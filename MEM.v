==> flow/design.v <==
module MEM(
    input wire clk,
    input wire rst,
    input wire [9-1:0] stall,
    input wire [151-1:0] dc_to_mem_bus,
    input wire [31:0] data_sram_rdata,
    output wire [136-1:0] mem_to_wb_bus,
    output wire [104-1:0] mem_to_rf_bus
);
    reg [151-1:0] dc_to_mem_bus_r;
    reg [31:0] data_sram_rdata_r;
    always @ (posedge clk) begin
        if (rst) begin
            dc_to_mem_bus_r <= 151'b0;
            data_sram_rdata_r <= 32'b0;
        end
        else if (stall[6]==1'b1 && stall[7]==1'b0) begin
            dc_to_mem_bus_r <= 151'b0;
            data_sram_rdata_r <= 32'b0;
        end
        else if (stall[6]==1'b0) begin
            dc_to_mem_bus_r <= dc_to_mem_bus;
            data_sram_rdata_r <= data_sram_rdata;
        end
    end
    wire [31:0] mem_pc;
    wire data_ram_en;
    wire data_ram_wen;
    wire [3:0] data_ram_sel;
    wire sel_rf_res;
    wire rf_we;
    wire [4:0] rf_waddr;
    wire [31:0] rf_wdata;
    wire [31:0] ex_result;
    wire [31:0] mem_result;
    wire [66-1:0] hilo_bus;
    wire [7:0] mem_op;
    assign {
        mem_op,          
        hilo_bus,        
        mem_pc,          
        data_ram_en,     
        data_ram_wen,    
        data_ram_sel,    
        sel_rf_res,      
        rf_we,           
        rf_waddr,        
        ex_result        
    } =  dc_to_mem_bus_r;
    wire inst_lb,   inst_lbu,   inst_lh,    inst_lhu,   inst_lw;
    wire inst_sb,   inst_sh,    inst_sw;
    assign {
        inst_lb, inst_lbu, inst_lh, inst_lhu, 
        inst_lw, inst_sb, inst_sh, inst_sw
    } = mem_op;
    wire [7:0] b_data;
    wire [15:0] h_data;
    wire [31:0] w_data;
    assign b_data = data_ram_sel[3] ? data_sram_rdata_r[31:24] : 
                    data_ram_sel[2] ? data_sram_rdata_r[23:16] :
                    data_ram_sel[1] ? data_sram_rdata_r[15: 8] : 
                    data_ram_sel[0] ? data_sram_rdata_r[ 7: 0] : 8'b0;
    assign h_data = data_ram_sel[2] ? data_sram_rdata_r[31:16] :
                    data_ram_sel[0] ? data_sram_rdata_r[15: 0] : 16'b0;
    assign w_data = data_sram_rdata_r;
    assign mem_result = inst_lb     ? {{24{b_data[7]}},b_data} :
                        inst_lbu    ? {{24{1'b0}},b_data} :
                        inst_lh     ? {{16{h_data[15]}},h_data} :
                        inst_lhu    ? {{16{1'b0}},h_data} :
                        inst_lw     ? w_data : 32'b0; 
    assign rf_wdata = sel_rf_res & data_ram_en ? mem_result : ex_result;
    assign mem_to_wb_bus = {
        hilo_bus,    
        mem_pc,      
        rf_we,       
        rf_waddr,    
        rf_wdata     
    };
    assign mem_to_rf_bus = {
        hilo_bus,
        rf_we,
        rf_waddr,
        rf_wdata
    };
endmodule
======== Tool chain data of MEM ========
Tool output for the design above, in the order of the flow.
Line numbers count from 1 in the design file above.
Operators carry their Yosys type and port widths (W data, S select, Z words).
A cell with - has no value.
set-up
  top ..................................... MEM
  clock ................................... clk
  library ................................. sky130hd
  library corner .......................... tt_025C_1v80

======== Elaborated design ========
Source: Yosys, flattened and elaborated, memories not mapped. Widths are those after wreduce. Registers that Yosys merges into a memory's read port (data or address) are not register bits. Print and check cells do not count. Equal cells are merged and count once.
cells by class
  reductions and logical operators ........ 2
  bitwise gates (word level) .............. 2
  mux-type cells .......................... 12
operator list
  cell                 number
  $mux W32             6
  $mux W16             2
  $mux W8              4
  $reduce_or A2 Y1     1
  $and A1 B1 Y1        1
  $logic_and A1 B1 Y1  1
  $not A1 Y1           1
storage and ports
  register bits after elaboration ......... 183
  elaborated cells ........................ 18
  input port bits ......................... 194

======== Longest topological paths ========
Longest topological path by Yosys (ltp), each cell counted once; first at word level (registers and memories cut), then after technology mapping (sequential cells cut; the memories' decode and read muxes count).
depth
  depth after elaboration ................. 7
  ABC_AREA ................................ 0
  depth in mapped cells ................... 8
  mapped depth without buffers ............ 4

======== Netlist ========
Source: synth_stat.txt of the flow (Yosys; design flattened, memories mapped). It holds for the ABC_AREA given above (unset counts as 0); a run with the other value may have another netlist.
cells by type
  cell                       number
  sky130_fd_sc_hd__dfxtp_1   179
  sky130_fd_sc_hd__mux2i_1   179
  sky130_fd_sc_hd__buf_4     213
  sky130_fd_sc_hd__nor2_1    189
  sky130_fd_sc_hd__buf_2     40
  sky130_fd_sc_hd__a22oi_1   23
  sky130_fd_sc_hd__a21o_1    17
  sky130_fd_sc_hd__a221oi_1  13
  sky130_fd_sc_hd__nand2_1   25
  sky130_fd_sc_hd__nand3b_1  9
  sky130_fd_sc_hd__a211oi_1  8
  sky130_fd_sc_hd__buf_6     5
  sky130_fd_sc_hd__o211ai_2  4
  sky130_fd_sc_hd__a21oi_1   8
  sky130_fd_sc_hd__nor3_1    7
  sky130_fd_sc_hd__clkbuf_1  9
  sky130_fd_sc_hd__a221oi_2  2
  sky130_fd_sc_hd__inv_1     8
Other cell types: 16; their cells: 22.
mapped netlist
  mapped cells ............................ 960
  mapped flip-flops ....................... 179
  buffer cells ............................ 269
  chip area (Yosys) ....................... 0.0089749 sq mm

======== Worst setup path after synthesis ========
Path of least setup slack by OpenSTA after synthesis, without wires, with an ideal clock, recovery checks aside; 20% of the period is set as input and as output delay. Where synthesis merged equal registers, the netlist keeps one of their names.
path after synthesis
  kind .................................... register to output
  start point ............................. reg dc_to_mem_bus_r[41]
  end point ............................... out mem_to_wb_bus[6]
  period .................................. 3.16 ns
  buffers on the path ..................... 3
  required time ........................... 2.528 ns
  setup slack ............................. 1.017 ns
  driving pins on the path ................ 8
  external output delay ................... 0.632 ns
  data arrival time ....................... 1.511 ns
  delay of the path ....................... 1.511 ns
  period reached after synthesis .......... 2.143 ns
"delay of the path" = arrival - input delay + setup time.
A path that ends at an output port has no setup time.
"driving pins on the path": output pins that drive a net of the path, with the launching flip-flop's if there is one; two outputs of one cell count as two.
"period reached after synthesis" = period - worst setup slack (recovery checks aside). The figure is calculated, with input and output delays left at 20% of the set period.
The rows between start and end are the longest chain of elaborated cells between them; the timing report does not say that the signal goes this way. Where chains are equally long, one stands for them.
A line is the first line of the expression or statement that the cell stems from. Yosys adds cells for indexed reads and writes and turns some case tables into memories.
At most two assigning lines are given for a register; there are more.
on the way, after synthesis
  path through ............................ sky130_fd_sc_hd__dfxtp_1 sky130_fd_sc_hd__buf_6 sky130_fd_sc_hd__buf_4 sky130_fd_sc_hd__a21oi_1 sky130_fd_sc_hd__a221oi_1 sky130_fd_sc_hd__a211oi_1 sky130_fd_sc_hd__nor3_1 sky130_fd_sc_hd__buf_4
  length of the longest elaborated chain .. 6
ends and longest elaborated chain, after synthesis
  element        RTL line  text
  from (decl)    10        reg [151-1:0] dc_to_mem_bus_r;
  from (assign)  14        dc_to_mem_bus_r <= 151'b0;
  from (assign)  22        dc_to_mem_bus_r <= dc_to_mem_bus;
  $mux W16       63        assign h_data = data_ram_sel[2] ? data_sram_rdata_r[31:16] :
  $mux W32       69        inst_lhu    ? {{16{1'b0}},h_data} :
  $mux W32       68        inst_lh     ? {{16{h_data[15]}},h_data} :
  $mux W32       67        inst_lbu    ? {{24{1'b0}},b_data} :
  $mux W32       66        assign mem_result = inst_lb     ? {{24{b_data[7]}},b_data} :
  $mux W32       71        assign rf_wdata = sel_rf_res & data_ram_en ? mem_result : ex_result;
  to (decl)      7         output wire [136-1:0] mem_to_wb_bus,

======== Worst path after layout ========
From the final timing report of run B: the path of least setup slack in the routed layout; clock arrival at registers is part of the times.
path post-layout
  kind .................................... register to output
  start point ............................. reg dc_to_mem_bus_r[40]
  end point ............................... out mem_to_wb_bus[15]
  required time ........................... 1.78 ns
  period .................................. 2.23 ns
  driving pins on the path ................ 9
  buffers on the path ..................... 4
  data arrival time ....................... 1.96 ns
  setup slack ............................. -0.18 ns
  external output delay ................... 0.45 ns
The rows between start and end are the longest chain of elaborated cells between them; the timing report does not say that the signal goes this way. Where chains are equally long, one stands for them.
At most two assigning lines are given for a register; there are more.
on the way, post-layout
  path through ............................ sky130_fd_sc_hd__dfxtp_4 sky130_fd_sc_hd__a211oi_2 sky130_fd_sc_hd__a211oi_4 sky130_fd_sc_hd__buf_4 sky130_fd_sc_hd__buf_4 sky130_fd_sc_hd__a21oi_2 sky130_fd_sc_hd__a31oi_1 sky130_fd_sc_hd__buf_4 sky130_fd_sc_hd__buf_2
  length of the longest elaborated chain .. 5
ends and longest elaborated chain, post-layout
  element        RTL line  text
  from (decl)    10        reg [151-1:0] dc_to_mem_bus_r;
  from (assign)  14        dc_to_mem_bus_r <= 151'b0;
  from (assign)  22        dc_to_mem_bus_r <= dc_to_mem_bus;
  $mux W8        61        data_ram_sel[1] ? data_sram_rdata_r[15: 8] :
  $mux W8        60        data_ram_sel[2] ? data_sram_rdata_r[23:16] :
  $mux W8        59        assign b_data = data_ram_sel[3] ? data_sram_rdata_r[31:24] :
  $mux W32       66        assign mem_result = inst_lb     ? {{24{b_data[7]}},b_data} :
  $mux W32       71        assign rf_wdata = sel_rf_res & data_ram_en ? mem_result : ex_result;
  to (decl)      7         output wire [136-1:0] mem_to_wb_bus,

--- measured runs ---
2 stored runs of MEM in the flow (synthesis by Yosys, layout by OpenROAD, sky130hd cells), in arbitrary order. Constraints: input delay and output delay 20% of the set period each, output load 0.01 pF.
"worst path time" = time allowed to the worst setup path (clock period - input delay - output delay, where it has them) - its slack; a late launch clock adds to it, a late capture clock takes from it.
"total design power" is the tool's figure for a default switching activity; nothing was simulated.

======== run A ========
==> flow/run.sh <==
#!/bin/bash
# the make line also repeats the synthesis and layout settings of config.mk as NAME=value (left out here)
make -C /OpenROAD-flow-scripts/flow DESIGN_CONFIG=/design/flow/config.mk WORK_HOME=/design/flow/orfs CLKGATE_MAP_FILE= finish
==> flow/config.mk <==
export PLATFORM = sky130hd
export DESIGN_NAME = MEM
export DESIGN_NICKNAME = MEM
export VERILOG_FILES = /design/flow/design.v
export SDC_FILE = /design/flow/constraint.sdc
export NUM_CORES = 4
export LEC_CHECK = 0
export CAP_MARGIN = 15
export CELL_PAD_IN_SITES_GLOBAL_PLACEMENT = 3
export CORE_MARGIN = 2
export CORE_UTILIZATION = 58
export CTS_CLUSTER_SIZE = 52
export GPL_ROUTABILITY_DRIVEN = 1
export GPL_TIMING_DRIVEN = 1
export MAX_ROUTING_LAYER = met4
export PLACE_DENSITY = 0.5
export SETUP_SLACK_MARGIN = 0.11
export SLEW_MARGIN = 25
export TNS_END_PERCENT = 25
==> flow/constraint.sdc <==
create_clock -name core_clock -period 1.3 [get_ports {clk}]
set_input_delay 0.2600 -clock core_clock [delete_from_list [all_inputs] [get_ports {clk}]]
set_output_delay 0.2600 -clock core_clock [all_outputs]
set_load 0.01 [all_outputs]

-------- run A --------
  incomplete, placement halted on GPL-0301

======== run B ========
==> flow/run.sh <==
#!/bin/bash
# the make line also repeats the synthesis and layout settings of config.mk as NAME=value (left out here)
make -C /OpenROAD-flow-scripts/flow DESIGN_CONFIG=/design/flow/config.mk WORK_HOME=/design/flow/orfs CLKGATE_MAP_FILE= finish
==> flow/config.mk <==
export PLATFORM = sky130hd
export DESIGN_NAME = MEM
export DESIGN_NICKNAME = MEM
export VERILOG_FILES = /design/flow/design.v
export SDC_FILE = /design/flow/constraint.sdc
export NUM_CORES = 4
export LEC_CHECK = 0
export CAP_MARGIN = 20
export CORE_MARGIN = 2
export CORE_UTILIZATION = 40
export SETUP_SLACK_MARGIN = 0.26
export SLEW_MARGIN = 20
==> flow/constraint.sdc <==
create_clock -name core_clock -period 2.23 [get_ports {clk}]
set_input_delay 0.4460 -clock core_clock [delete_from_list [all_inputs] [get_ports {clk}]]
set_output_delay 0.4460 -clock core_clock [all_outputs]
set_load 0.01 [all_outputs]

-------- measured, run B --------
  post-route worst hold slack ............. 0.418 ns
  chip area in the Yosys report ........... 0.0089749 sq mm
  post-route utilization .................. 59.2 %
  worst path time ......................... 1.96 ns
  class of the worst setup path ........... register to output
  worst slack on setup checks ............. -0.177 ns
  die footprint ........................... 0.0236514 sq mm
  std-cell area (final layout) ............ 0.0129674 sq mm
  total negative slack on setup checks .... -7.514 ns
  total design power ...................... 0.008004 W
--- end ---
